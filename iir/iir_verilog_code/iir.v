==> flow/design.v <==
module Chevychev_highpass (
    data_in, data_out, clk, rst
);
  output[17:0] data_out;
    input[7:0] data_in;
    input clk, rst;
    parameter b0 = 8'b10000001;
    parameter b1 = 8'b01110110;
    parameter b2 = 8'b10100100;
    parameter b3 = 8'b00101011;
    parameter b4 = 8'b11111111;
    parameter b5 = 8'b00000000;
    parameter b6 = 8'b11010100;
    parameter b7 = 8'b01011011;
    parameter b8 = 8'b10001001;
    parameter b9 = 8'b01111110;
    parameter a1 = 8'b00000000;
    parameter a2 = 8'b11111111;
    parameter a3 = 8'b00010010;
    parameter a4 = 8'b10111110;
    parameter a5 = 8'b01011101;
    parameter a6 = 8'b01110011;
    parameter a7 = 8'b01100100;
    parameter a8 = 8'b01010101;
    parameter a9 = 8'b01010101;
    wire[17:0] data_feedforward;
    wire[17:0] data_feedback;
    reg[17:0] ff_data[1:9];
    reg[17:0] fb_data[1:9];
    assign data_feedforward = b0*data_in+b1*ff_data[1]+b2*ff_data[2]+b3*ff_data[3]+b4*ff_data[4]+b5*ff_data[5]+b6*ff_data[6]+b7*ff_data[7]+b8*ff_data[8]+b9*ff_data[9];
    assign data_feedback = a1*fb_data[1]+a2*fb_data[2]+a3*fb_data[3]+a4*fb_data[4]+a5*fb_data[5]+a6*fb_data[6]+a7*fb_data[7]+a8*fb_data[8]+a9*fb_data[9];
    assign data_out = (data_feedforward - data_feedback);
    integer k;
    always @ (posedge clk)
        if (rst==1)
        begin
            for (k=1;k<=9;k=k+1)
            begin
                ff_data[k]<=0;
                fb_data[k]<=0;
            end
        end
        else
        begin
            ff_data[1]<=data_in;
            fb_data[1]<=data_out;
            for (k=2;k<=9;k=k+1)
            begin
                ff_data[k]<=ff_data[k-1];
                fb_data[k]<=fb_data[k-1];
            end
        end
endmodule
==> From RTL to reports: Chevychev_highpass <==
What the tools print for Chevychev_highpass, step after step.
Line numbers count from 1 in the design file above.
Cell names lack the library's common part.
{ "setup": {"top": "Chevychev_highpass", "clock_port": "clk", "lib": "sky130hd", "corner": "tt_025C_1v80"} }

==> Word level <==
Yosys after proc, flatten, opt, wreduce and memory -nomap, before mapping. Enables and synchronous resets that opt folds into registers are not counted as muxes. Print and check cells are not counted. Equal cells are merged and count once.
{ "word_totals": {"regBits": 324} }
{ "op_classes": {"addsub": 16, "multipliers": 17} }
{ "ops": {"columns": ["cell", "count"], "rows": [
  ["multiplier 7 x 18 -> 18 bit (first input constant)", 5],
  ["multiplier 8 x 18 -> 18 bit (first input constant)", 3],
  ["adder 18 bit", 14],
  ["multiplier 6 x 18 -> 16 bit (first input constant)", 2],
  ["multiplier 6 x 18 -> 17 bit (first input constant)", 2],
  ["multiplier 8 x 8 -> 16 bit (first input constant)", 1],
  ["multiplier 7 x 18 -> 17 bit (first input constant)", 1],
  ["multiplier 6 x 18 -> 18 bit (first input constant)", 1],
  ["multiplier 5 x 18 -> 16 bit (first input constant)", 1],
  ["multiplier 4 x 18 -> 17 bit (first input constant)", 1],
  ["adder 16 x 18 -> 18 bit", 1],
  ["subtractor 18 bit", 1]
]} }

==> Longest topological paths <==
Longest topological path by Yosys (ltp), each cell counted once; first at word level (registers and memories cut), then after technology mapping (sequential cells cut; the memories' decode and read muxes count).
{ "depth": {"depth_word": 10, "abc_area": 0, "mapped_depth": 43} }

==> Netlist <==
The flow's flattened synthesis, as Yosys stat reports it; memories are mapped. The netlist is that of the ABC_AREA named above (0 if unset); the other value can give another one.
{ "types": {"columns": ["cell_type", "count"], "rows": [
  ["fa_1", 667],
  ["ha_1", 542],
  ["dfxtp_1", 234],
  ["inv_1", 981],
  ["xnor2_1", 129],
  ["nor2b_1", 175],
  ["nor2_1", 88],
  ["a21oi_1", 59],
  ["xor2_1", 30],
  ["o21bai_1", 24],
  ["o21ai_0", 20],
  ["a21o_1", 13],
  ["clkbuf_1", 22],
  ["nand2_1", 17],
  ["nand2b_1", 10],
  ["o21a_1", 6],
  ["nand3_1", 5],
  ["nor3_1", 5]
]} }
Not listed: further types 20, cells in them 30.
{ "synth_totals": {"mapped_cells": 3057, "yosys_area_um2": 32528.7, "seqArea_um2": 4684.5, "ffs": 234} }

==> Path before layout <==
OpenSTA on the mapped netlist: ideal clock, no wires. The path of least setup slack (recovery checks aside). Input and output delay are each 20% of the period. Register names are those of the netlist, which keeps one name where synthesis merged equal registers.
{ "synth_timing": {"path_type": "register to output", "start": "register fb_data[4][4]", "end": "output port data_out[17]", "clock_period_ps": 17100, "out_delay_ps": 3420, "arrival_ps": 10719, "required_time_ps": 13680, "slack_ps": 2961, "path_delay_ps": 10719, "path_stages": 40, "n_path_buf": 0, "synth_period_reached_ps": 14139} }
"path_delay_ps" is the arrival time less input delay plus setup time.
A path that ends at an output port has no setup time.
"path_stages" counts driving pins, that of a launching flip-flop among them; a cell with two outputs on the path counts twice.
"synth_period_reached_ps" is the clock period less the worst setup slack; recovery checks do not enter. This is arithmetic on one report: input and output delays are still those of the set period (20% each).
Between the ends stands the longest chain of elaborated cells between them, by number of cells; it is not shown to be the way that was timed. Of several equally long chains one is given.
A line is the first line of the expression or statement that the cell stems from. Yosys adds cells for indexed reads and writes and turns some case tables into memories.
{ "synth_between": {"path_cell_list": "dfxtp_1 > inv_1 > fa_1 > inv_1 > ha_1 > inv_1 > fa_1 > fa_1 > inv_1 > ha_1 > inv_1 > o21bai_1 > a21oi_1 > o21bai_1 > a21oi_1 > o21ai_1 > or4_1 > a31o_2 > [4 not listed] > fa_1 > fa_1 > fa_1 > fa_1 > fa_1 > fa_1 > fa_1 > fa_1 > xnor2_1 > xnor2_1 > xnor2_1 > xnor2_1 > xnor2_1 > xnor3_1 > xnor2_2 > xnor2_1 > xnor2_1 > xor2_1", "elab_chain_cells": 8} }
{ "synth_lines": {"columns": ["item", "line", "rtl"], "rows": [
  ["start: declaration", 29, "reg[17:0] fb_data[1:9];"],
  ["start: assignment", 40, "fb_data[k]<=0;"],
  ["start: assignment", 50, "fb_data[k]<=fb_data[k-1];"],
  ["multiplier 7 x 18 -> 17 bit", 31, "assign data_feedback = a1*fb_data[1]+a2*fb_data[2]+a3*fb_data[3]+a4*fb_data[4]+a5*fb_data[5]+a6*fb_data[6]+a7* ..."],
  ["adder 18 bit x6", 31, null],
  ["subtractor 18 bit", 32, "assign data_out = (data_feedforward - data_feedback);"],
  ["end: declaration", 4, "output[17:0] data_out;"]
]} }

==> Timing after layout <==
Path of least setup slack in the final report of job 1 (OpenROAD, finished layout, wires in). Where an end is a register, its clock arrival counts in the times.
The path's times are printed in steps of 10 ps; the period is the one set.
{ "layout_timing": {"path_type": "input to output", "start": "input port data_in[7]", "end": "output port data_out[17]", "clock_period_ps": 30200, "out_delay_ps": 6040, "arrival_ps": 15240, "required_time_ps": 24160, "slack_ps": 8920, "path_stages": 25, "n_path_buf": 2} }
Between the ends stands the longest chain of elaborated cells between them, by number of cells; it is not shown to be the way that was timed. Of several equally long chains one is given.
{ "layout_between": {"path_cell_list": "clkdlybuf4s50_1 > fa_1 > fa_1 > fa_1 > inv_1 > fa_1 > inv_1 > fa_1 > fa_1 > inv_1 > fa_1 > fa_1 > fa_1 > inv_1 > fa_1 > ha_1 > o21ai_0 > a21oi_1 > a21oi_1 > o21ai_0 > a31oi_1 > o21ai_0 > xnor2_1 > xor2_1 > clkdlybuf4s50_1", "elab_chain_cells": 10} }
{ "layout_lines": {"columns": ["item", "line", "rtl"], "rows": [
  ["start: declaration", 5, "input[7:0] data_in;"],
  ["multiplier 8 x 8 -> 16 bit", 30, "assign data_feedforward = b0*data_in+b1*ff_data[1]+b2*ff_data[2]+b3*ff_data[3]+b4*ff_data[4]+b5*ff_data[5]+b6* ..."],
  ["adder 16 x 18 -> 18 bit", 30, null],
  ["adder 18 bit x7", 30, null],
  ["subtractor 18 bit", 32, "assign data_out = (data_feedforward - data_feedback);"],
  ["end: declaration", 4, "output[17:0] data_out;"]
]} }

==> runs of Chevychev_highpass <==
Module Chevychev_highpass, platform sky130hd: 2 stored runs of the flow (Yosys, OpenROAD) with differing settings, in no particular order. Input and output delays are each 20% of the period that was set; the output load is 0.01 pF.
"timing.achieved_period_ps" is the run's clock period less its worst setup slack. It is reckoned from that one timing run; input and output delays stay at 20% of the period that was set.
"timing.worst_path_ps" = time allowed to the worst setup path (clock period - input delay - output delay, where it has them) - its slack; a late launch clock adds to it, a late capture clock takes from it.
"timing.worst_path_ps" is known to 10 ps.
[
  {
    "run": "job 1",
    "settings": { "period_ns": 30.2, "CORE_UTILIZATION": 19, "SETUP_SLACK_MARGIN": 4.29, "CORE_ASPECT_RATIO": 1.37, "CELL_PAD_IN_SITES_GLOBAL_PLACEMENT": 3, "GPL_TIMING_DRIVEN": 1, "MIN_ROUTING_LAYER": "met2", "CAP_MARGIN": 20, "CORE_MARGIN": 2, "SLEW_MARGIN": 20 },
    "results": { "setup_tns_ps": 0, "design.die.area_um2": 174570.0, "ys_area_um2": 32528.7, "timing.worst_path_ps": 9200, "worst_setup_path_type": "input to output", "timing.hold.ws_ps": 409, "timing.achieved_period_ps": 21275, "worst_setup_slack_ps": 8925, "final_stdcell_area_um2": 36739.0 }
  },
  {
    "run": "job 2",
    "settings": { "period_ns": 11.9, "CORE_UTILIZATION": 22, "SETUP_SLACK_MARGIN": 1.91, "PLACE_DENSITY": 0.82, "CELL_PAD_IN_SITES_GLOBAL_PLACEMENT": 3, "TNS_END_PERCENT": 60, "ABC_AREA": 1, "GPL_TIMING_DRIVEN": 0, "GPL_ROUTABILITY_DRIVEN": 0, "CTS_CLUSTER_SIZE": 81, "CAP_MARGIN": 30, "MIN_ROUTING_LAYER": "met2", "MAX_ROUTING_LAYER": "met4", "CORE_MARGIN": 2, "SLEW_MARGIN": 20 },
    "results": { "design.die.area_um2": 154477.0, "timing.achieved_period_ps": 13453, "ys_area_um2": 33296.9, "worst_setup_slack_ps": -1553, "final_stdcell_area_um2": 38632.1, "setup_tns_ps": -11331, "timing.worst_path_ps": 11070, "worst_setup_path_type": "register to output", "timing.hold.ws_ps": 383 }
  }
]
